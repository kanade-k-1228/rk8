==> flow/design.v <==
module Parallel_ROM (
    input logic rstn,
    input logic clk,
    input  logic [23:0] addr,
    output logic [31:0] data,
    output logic        readyn,
    output logic scl,
    output logic mosi,
    input  logic miso
);
  logic spi_addr_valid;
  logic [23:0] spi_addr;
  logic spi_data_valid;
  logic [23:0] spi_data;
  logic [1:0] read_state;   
  SPI_ROM spi_rom (
      .rstn(rstn),
      .clk(clk),
      .addr(spi_addr),
      .addr_valid(spi_addr_valid),
      .addr_ready(),
      .data(spi_data),
      .data_valid(spi_data_valid),
      .scl(scl),
      .mosi(mosi),
      .miso(miso)
  );
  always @(negedge rstn or posedge clk) begin
    if (~rstn) begin
      readyn <= 0;
      spi_addr_valid <= 0;
      readyn <= 1;
      spi_addr <= 0;
    end else begin
      case (readyn)
        0: begin
          if (addr != spi_addr) begin
            readyn <= 1;
            spi_addr <= addr;
            spi_addr_valid <= 1;
            read_state <= 0;
            valid_cnt <= 0;
          end
        end
        1: begin
          casez (read_state)
            0: begin
              read_state <= 1;
            end
            1: begin
              read_state <= 2;
              spi_addr_valid <= 0;
            end
            2: begin
              if (spi_data_valid) begin
                readyn <= 0;
                data   <= spi_data;
              end
            end
          endcase
        end
      endcase
    end
  end
endmodule
module SPI_ROM (
    input logic rstn,
    input logic clk,
    input  logic [23:0] addr,
    input  logic        addr_valid,
    output logic        addr_ready,
    output logic [31:0] data,        
    output logic        data_valid,
    output logic scl,
    output logic mosi,
    input  logic miso
);
  localparam [7:0] command = 8'h0B;
  logic mode;   
  logic [5:0] count;
  logic [31:0] tx_data;   
  logic [31:0] data;
  logic valid_cnt;
  assign addr_ready = ~|mode;
  always @(negedge rstn or posedge clk) begin
    if (~rstn) begin
      mode       <= 2'b00;
      data       <= 0;
      data_valid <= 0;
      scl        <= 0;
      mosi       <= 0;
      count      <= 0;
      tx_data    <= 0;
      data       <= 0;
    end else begin
      casez (mode)
        2'b00: begin
          if (addr_valid) begin
            mode    <= 2'b10;
            count   <= 0;
            scl     <= 0;
            mosi    <= command[7];
            tx_data <= {command, addr};
          end
        end
        2'b10: begin
          case (count[0])
            0: begin   
              count <= count + 1;
              scl   <= 1;
            end
            1: begin   
              count <= count + 1;
              scl   <= 0;
              mosi    <= tx_data[31];
              tx_data <= tx_data << 1;
            end
          endcase
          if (&count) begin
            mode  <= 2'b11;
            count <= 0;
            scl   <= 0;
            mosi  <= 0;
          end
        end
        2'b11: begin
          case (count[0])
            0: begin   
              count <= count + 1;
              scl   <= 0;
              data  <= {miso, data[31:1]};
            end
            1: begin   
              count <= count + 1;
              scl   <= 1;
            end
          endcase
          if (&count) begin
            mode       <= 2'b11;
            scl        <= 0;
            data_valid <= 1;
            valid_cnt  <= 0;
          end
        end
        2'b01: begin
          case (valid_cnt)
            0: begin
              valid_cnt <= 1;
            end
            1: begin   
              mode <= 2'b00;
              data_valid <= 0;
            end
          endcase
        end
      endcase
    end
  end
endmodule
From RTL to reports: Parallel_ROM
Tool output for the design above, in the order of the flow. Line numbers count from 1 in the design file above. Not given: n/a

Top module: Parallel_ROM. Clock input: clk. Standard-cell library: sky130hd. Library corner: tt_025C_1v80.

Word level
Yosys after proc, flatten, opt, wreduce and memory -nomap, before mapping. Enables and synchronous resets that opt folds into registers are not counted as muxes. Memory bits, and registers merged into a memory's read port (data or address), are not among the register bits. Print and check cells are not counted. Equal cells are merged and count once.

Bits in registers: 25. The entry for bits of input ports reads 27. For output and inout port bits the number is 35. For elaborated cells the number is 7.

The figure for reductions and logical operators is 1. The figure for eq/ne operators is 1. Mux-type cells: 2. Bitwise operators: 1.

Operator list (number): 24-bit != test (1); 2-bit AND reduction (1); 1-bit parallel mux with 2-bit select (1); 1-bit NOT (1); 1-bit two-way mux (1).

Longest topological paths
Depth = most cells in a row (Yosys ltp): at word level without a register or memory, in the mapped netlist without a sequential cell, where the memories' decode and read muxes count.

The entry for depth after elaboration reads 3. Under ABC_AREA stands 0. The entry for mapped depth reads 6. The figure for mapped depth without buffers is 5.

Netlist
Yosys stat after the flow's synthesis: flattened, memories mapped to cells. It holds for the ABC_AREA given above (unset counts as 0); a run with the other value may have another netlist.

Under buffers stands 36. The entry for mapped flip-flops reads 25. The figure for area of sequential cells is 626.9 µm². For chip area (Yosys) the number is 1561.5 µm². Under cell count stands 122.

Cells by type: sky130_fd_sc_hd__dfrtp_1 (number 24, total area 600.576 µm²); sky130_fd_sc_hd__mux2_4 (number 20, total area 300.288 µm²); sky130_fd_sc_hd__buf_4 (number 34, total area 255.245 µm²); sky130_fd_sc_hd__xnor2_1 (number 16, total area 140.134 µm²); sky130_fd_sc_hd__xor2_1 (number 8, total area 70.067 µm²); sky130_fd_sc_hd__mux2_2 (number 4, total area 45.043 µm²); sky130_fd_sc_hd__a41oi_4 (number 1, total area 27.526 µm²); sky130_fd_sc_hd__dfstp_2 (number 1, total area 26.275 µm²); sky130_fd_sc_hd__nand4_1 (number 4, total area 25.024 µm²); sky130_fd_sc_hd__nor4_2 (number 2, total area 25.024 µm²); sky130_fd_sc_hd__buf_6 (number 2, total area 22.522 µm²); sky130_fd_sc_hd__nor2_1 (number 3, total area 11.261 µm²); sky130_fd_sc_hd__nand3_1 (number 1, total area 5.005 µm²); sky130_fd_sc_hd__conb_1 (number 1, total area 3.754 µm²); sky130_fd_sc_hd__nand2_1 (number 1, total area 3.754 µm²).

By module: a second synthesis without flattening, with its own total; a netlist apart from the flattened one above.

The figure for cell total of the unflattened synthesis is 175. Area (unflattened synthesis): 2432.3 µm².

Each row is one instance without its submodules.

Modules: Parallel_ROM (area 2154.6 µm², cells 137, seq. area 1432.6 µm², times used 1); SPI_ROM (area 277.8 µm², cells 38, seq. area 0.0 µm², times used 1).

Worst setup path after synthesis
Source: OpenSTA report_checks on the synthesized netlist (no wires, ideal clock, input and output delay 20% of the period each), path of least setup slack; recovery checks are left aside. Register names are those of the netlist, which keeps one name where synthesis merged equal registers.

Path type: input to register. Start point: input port addr[1]. End point: register spi_addr[0]. The figure for path buffers is 1. The entry for launch time at the first pin reads 738 ps. The entry for required time reads 3565 ps. For setup time the number is 125 ps. For driving pins on the path the number is 5. For input delay the number is 738 ps. For delay of the path the number is 1342 ps. For period the number is 3690 ps. Under data arrival time stands 1955 ps. Under setup slack stands 1609 ps. The figure for period reached after synthesis is 2081 ps.

"delay of the path" = arrival - input delay + setup time. "driving pins on the path" counts driving pins, that of a launching flip-flop among them; a cell with two outputs on the path counts twice. "period reached after synthesis" = period - worst setup slack (recovery checks aside). The figure is calculated, with input and output delays left at 20% of the set period. Between the ends stands the longest chain of elaborated cells between them, by number of cells; it is not shown to be the way that was timed. Of several equally long chains one is given. Each line given opens the expression or statement behind the cell; cells for indexed reads and writes are added by Yosys, which also makes memories of some case tables.

Cell sequence: sky130_fd_sc_hd__xor2_1 sky130_fd_sc_hd__nor4_2 sky130_fd_sc_hd__a41oi_4 sky130_fd_sc_hd__buf_6 sky130_fd_sc_hd__mux2_4. The figure for cells in the longest elaborated chain is 2. The entry for elaborated cells on any way between the ends reads 2. Under source lines of those cells stands 1. Those cells by class: eq/ne: 1; reduce/logical: 1.

Ends and longest elaborated chain, post-synthesis: from (decl) (RTL line 4) `input  logic [23:0] addr,`; 24-bit != test (RTL line 37) `if (addr != spi_addr) begin`; 2-bit AND reduction; to (assign) (RTL line 33) `spi_addr <= 0;`; to (assign) (RTL line 39) `spi_addr <= addr;`; to (decl) (RTL line 12) `logic [23:0] spi_addr;`.

Path in the finished layout
Path of least setup slack in the final report of entry A (OpenROAD, finished layout, wires in). Where an end is a register, its clock arrival counts in the times. The path's times are printed in steps of 10 ps; the period is the one set.

Path type: input to register. Start point: input port addr[0]. End point: register spi_addr[11]. For input delay the number is 710 ps. Under data arrival time stands 2760 ps. For driving pins on the path the number is 6. The entry for required time reads 3700 ps. For setup time the number is 110 ps. Under setup slack stands 930 ps. The entry for launch time at the first pin reads 710 ps. The figure for path buffers is 2. For period the number is 3550 ps.

Between the ends stands the longest chain of elaborated cells between them, by number of cells; it is not shown to be the way that was timed. Of several equally long chains one is given.

Cell sequence: sky130_fd_sc_hd__clkdlybuf4s50_1 sky130_fd_sc_hd__xor2_1 sky130_fd_sc_hd__nor4_2 sky130_fd_sc_hd__a41oi_4 sky130_fd_sc_hd__buf_4 sky130_fd_sc_hd__mux2_4. The figure for cells in the longest elaborated chain is 2. The entry for elaborated cells on any way between the ends reads 2. Under source lines of those cells stands 1. Those cells by class: eq/ne: 1; reduce/logical: 1.

Ends and longest elaborated chain, after layout: from (decl) (RTL line 4) `input  logic [23:0] addr,`; 24-bit != test (RTL line 37) `if (addr != spi_addr) begin`; 2-bit AND reduction; to (assign) (RTL line 33) `spi_addr <= 0;`; to (assign) (RTL line 39) `spi_addr <= addr;`; to (decl) (RTL line 12) `logic [23:0] spi_addr;`.

# Flow runs of Parallel_ROM

Top module Parallel_ROM; platform sky130hd; tools Yosys and OpenROAD; 2 stored runs in no particular order. Input and output delays are each 20% of the period that was set; the output load is 0.01 pF. "time on the worst setup path" means the part of the period allowed to the worst setup path (the constraints hold back 20% at inputs and 20% at outputs) less its slack; where the path has registers, the arrival times of their clocks count too. "power consumption": no workload was simulated; the value follows from the tool's default switching activity. "time on the worst setup path" is known to 10 ps.

Entry A has these settings: period_ns 3.55; CORE_UTILIZATION 21; SETUP_SLACK_MARGIN 0.04; PLACE_DENSITY_LB_ADDON 0.17; HOLD_SLACK_MARGIN -0.01; GPL_ROUTABILITY_DRIVEN 1; CTS_CLUSTER_DIAMETER 168; MIN_ROUTING_LAYER met1; CAP_MARGIN 20; CORE_MARGIN 2; SLEW_MARGIN 20. The utilization in the final report is 25.7%. The power consumption stands at 0.0005809 W. For the setup slack of the worst path the run shows 935 ps. The cell area after synthesis reads 1561.5 µm². The measured time on the worst setup path is 1910 ps. Class of the worst setup path: input to register. The measured full die area is 8141.4 µm². The measured standard-cell area after layout is 1851.8 µm². The total negative setup slack is 0 ps. The worst-case hold slack reads 536 ps.

Entry B has these settings: period_ns 1.17; CORE_UTILIZATION 23; SETUP_SLACK_MARGIN 0.21; PLACE_DENSITY_LB_ADDON 0.24; CORE_ASPECT_RATIO 1.44; CELL_PAD_IN_SITES_DETAIL_PLACEMENT 1; TNS_END_PERCENT 40; GPL_ROUTABILITY_DRIVEN 0; CTS_CLUSTER_DIAMETER 268; CAP_MARGIN 30; CORE_MARGIN 2; SLEW_MARGIN 20. The utilization in the final report is 28.7%. The power consumption stands at 0.001803 W. For the setup slack of the worst path the run shows -617 ps. The cell area after synthesis reads 1561.5 µm². The measured time on the worst setup path is 1550 ps. Class of the worst setup path: input to register. The measured full die area is 7475.4 µm². The measured standard-cell area after layout is 1913.1 µm². The total negative setup slack is -14641 ps. The worst-case hold slack reads 261 ps.
